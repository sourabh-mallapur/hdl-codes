==> flow/design.v <==
`timescale 1ns/1ps
module lfsr(input wire clk, reset,
            input wire [4:0] rounds,
            output reg [21:0] bitstream
            );
reg r1, r2, r3, r4;
wire y1, y2, y3, y4;
reg [3:0] seed;
wire y5;
reg [4:0] counter;
always @(posedge clk)   begin
    if (reset)  begin
        seed = 4'b1110;
        r1 <= seed[3];
        r2 <= seed[2];
        r3 <= seed[1];
        r4 <= seed[0];
        counter <= rounds;
        bitstream <= 0;
    end
    if (~counter) begin
        r1 <= y5;
        r2 <= y1;
        r3 <= y2;
        r4 <= y3;
        counter = counter - 1'b1;
    bitstream = {bitstream[21:1],r4};
    bitstream = bitstream << 1;
    end
end
assign y1 = r1;
assign y2 = r2;
assign y3 = r3;
assign y4 = r4;
assign y5 = r1 ^ r2 ^ r4;
endmodule
Tool chain data of lfsr
What the tools print for lfsr, step after step.
Lines are those of the file above, counted from 1.
Cell names lack the library's common part.
{ "setup": {"top_module": "lfsr", "clk_port": "clk", "cell_library": "sky130hd", "corner": "tt_025C_1v80"} }

After elaboration
Source: Yosys, flattened and elaborated, memories not mapped. Widths are those after wreduce. Registers that Yosys merges into a memory's read port (data or address) are not register bits. Print and check cells do not count. Equal cells are merged and count once.
{ "word_totals": {"register_bits": 30, "wordCells": 18, "output_inout_bits": 22, "in_bits": 7} }
{ "classes": {"mux": 6, "add_sub_neg": 1, "logic": 3, "reduce_logical": 2} }
{ "ops": {"columns": ["operator", "count"], "rows": [
  ["two-way mux 1 bit", 6],
  ["subtractor 5 x 1 -> 5 bit with constant B", 1],
  ["NOT 5 bit", 1],
  ["nonzero test 5 bit", 1],
  ["bitwise XOR 1 bit", 2],
  ["nonzero test 2 bit", 1]
]} }

Logic depth
Depth = most cells in a row (Yosys ltp): at word level without a register or memory, in the mapped netlist without a sequential cell, where the memories' decode and read muxes count.
{ "logic_depth": {"depth_word": 3, "ABC_AREA": 0, "mapped_depth": 4, "ltp_nobuf": 4} }

Synthesis result
The flow's flattened synthesis, as Yosys stat reports it; memories are mapped. The netlist is that of the ABC_AREA named above (0 if unset); the other value can give another one.
{ "synth_totals": {"mapped_cells": 49, "mapped_area_um2": 1063.5, "buffers": 1, "sequential_area_um2": 900.9, "ffs": 30} }
{ "types": {"columns": ["cell_type", "count", "area_total_um2"], "rows": [
  ["edfxtp_1", 30, 900.864],
  ["xor2_1", 3, 26.275],
  ["ha_1", 2, 25.024],
  ["xnor3_1", 1, 22.522],
  ["nand4_4", 1, 21.27],
  ["or2b_1", 2, 15.014],
  ["inv_1", 3, 11.261],
  ["and2_2", 1, 7.507],
  ["buf_4", 1, 7.507],
  ["nor3b_1", 1, 7.507],
  ["or2_1", 1, 6.256],
  ["nor3_1", 1, 5.005],
  ["conb_1", 1, 3.754],
  ["nand2_1", 1, 3.754]
]} }

Path before layout
OpenSTA on the mapped netlist: ideal clock, no wires. The path of least setup slack (recovery checks aside). Input and output delay are each 20% of the period. Register names are those of the netlist, which keeps one name where synthesis merged equal registers.
{ "synth_timing": {"kind": "register to register", "from": "register counter[0]", "to": "register r1", "stages": 4, "setup_ns": 0.264, "tclk_ns": 2.33, "n_path_buf": 0, "delay_ns": 1.539, "t_required_ns": 2.066, "t_first_pin_ns": 0.000, "arrival_ns": 1.275, "path_slack_ns": 0.791, "period_less_setup_slack_ns": 1.539} }
"delay_ns" is the arrival time less input delay plus setup time.
"stages" counts driving pins, that of a launching flip-flop among them; a cell with two outputs on the path counts twice.
"period_less_setup_slack_ns" is the clock period less the worst setup slack; recovery checks do not enter. This is arithmetic on one report: input and output delays are still those of the set period (20% each).
The rows between start and end are the longest chain of elaborated cells between them; the timing report does not say that the signal goes this way. Where chains are equally long, one stands for them.
Each line given opens the expression or statement behind the cell; cells for indexed reads and writes are added by Yosys, which also makes memories of some case tables.
Only ways into the end's enable, where the timed path ends, are counted here.
{ "synth_via": {"cell_sequence": "edfxtp_1 -> ha_1 -> nand4_4 -> or2_1", "elab_chain_cells": 3, "cells_between": 3, "cone_lines": 1, "cone_classes": "logic: 1; reduce/logical: 2"} }
{ "synth_lines": {"columns": ["item", "line", "text"], "rows": [
  ["start, declared", 10, "reg [4:0] counter;"],
  ["start, assigned", 18, "counter <= rounds;"],
  ["start, assigned", 26, "counter = counter - 1'b1;"],
  ["NOT 5 bit", 21, "if (~counter) begin"],
  ["nonzero test 5 bit", 21, null],
  ["nonzero test 2 bit", null, null],
  ["end, assigned", 14, "r1 <= seed[3];"],
  ["end, assigned", 22, "r1 <= y5;"],
  ["end, declared", 6, "reg r1, r2, r3, r4;"]
]} }

Worst path after layout
From the final timing report of stored run 1: the path of least setup slack in the routed layout; clock arrival at registers is part of the times.
{ "layout_timing": {"kind": "register to output", "from": "register bitstream[11]", "to": "output bitstream[11]", "output_delay_ns": 0.42, "path_slack_ns": 0.48, "stages": 2, "n_path_buf": 1, "t_required_ns": 1.67, "tclk_ns": 2.09, "arrival_ns": 1.19, "t_first_pin_ns": 0.28} }
At most two assigning lines are given for a register; there are more.
{ "layout_via": {"cell_sequence": "edfxtp_1 -> clkdlybuf4s50_1", "elab_chain_cells": 0, "cells_between": 0, "cone_lines": 0} }
{ "layout_lines": {"columns": ["item", "line", "text"], "rows": [
  ["start, declared", 4, "output reg [21:0] bitstream"],
  ["start, assigned", 27, "bitstream = {bitstream[21:1],r4};"],
  ["start, assigned", 28, "bitstream = bitstream << 1;"],
  ["end, declared", 4, null]
]} }

==> results <==
Module lfsr, platform sky130hd: 2 stored runs of the flow (Yosys, OpenROAD) with differing settings, in no particular order. Input and output delays are each 20% of the period that was set; the output load is 0.01 pF.
"achieved clock period (ns)" is the run's clock period less its worst setup slack. It is reckoned from that one timing run; input and output delays stay at 20% of the period that was set.
"worst setup path time (ns)" means the part of the period allowed to the worst setup path (the constraints hold back 20% at inputs and 20% at outputs) less its slack; where the path has registers, the arrival times of their clocks count too.
By "finish__power__total" is meant OpenSTA's value without simulated activity: inputs other than the clock are taken to toggle once in ten clock periods, and the tool carries that through the logic.

settings of stored run 1
{
  "period_ns": 2.09,
  "CORE_UTILIZATION": 19,
  "SETUP_SLACK_MARGIN": 0.3,
  "PLACE_DENSITY_LB_ADDON": 0.2,
  "CORE_MARGIN": 4,
  "CELL_PAD_IN_SITES_GLOBAL_PLACEMENT": 2,
  "GPL_ROUTABILITY_DRIVEN": 1,
  "CTS_CLUSTER_DIAMETER": 212,
  "CAP_MARGIN": 0,
  "MAX_ROUTING_LAYER": "met5",
  "SLEW_MARGIN": 20
}
report of stored run 1
yosys chip area after synthesis (um^2): 1063.5
finish__design__die__area: 6858.3
finish__design__instance__area__stdcell: 1452.6
finish__design__instance__utilization: 0.2756
finish__timing__setup__ws: 0.479
finish__timing__setup__tns: 0.000
finish__timing__hold__ws: 0.452
finish__power__total: 1.096e-03
achieved clock period (ns): 1.611
worst setup path time (ns): 1.19
worst setup path kind: register to output

settings of stored run 2
{
  "period_ns": 1.37,
  "CORE_UTILIZATION": 64,
  "PLACE_DENSITY": 0.39,
  "CORE_ASPECT_RATIO": 1.19,
  "CORE_MARGIN": 9,
  "CELL_PAD_IN_SITES_GLOBAL_PLACEMENT": 2,
  "ABC_AREA": 0,
  "GPL_ROUTABILITY_DRIVEN": 1,
  "CAP_MARGIN": 20,
  "SLEW_MARGIN": 20
}
report of stored run 2: did not finish, place, GPL-0301
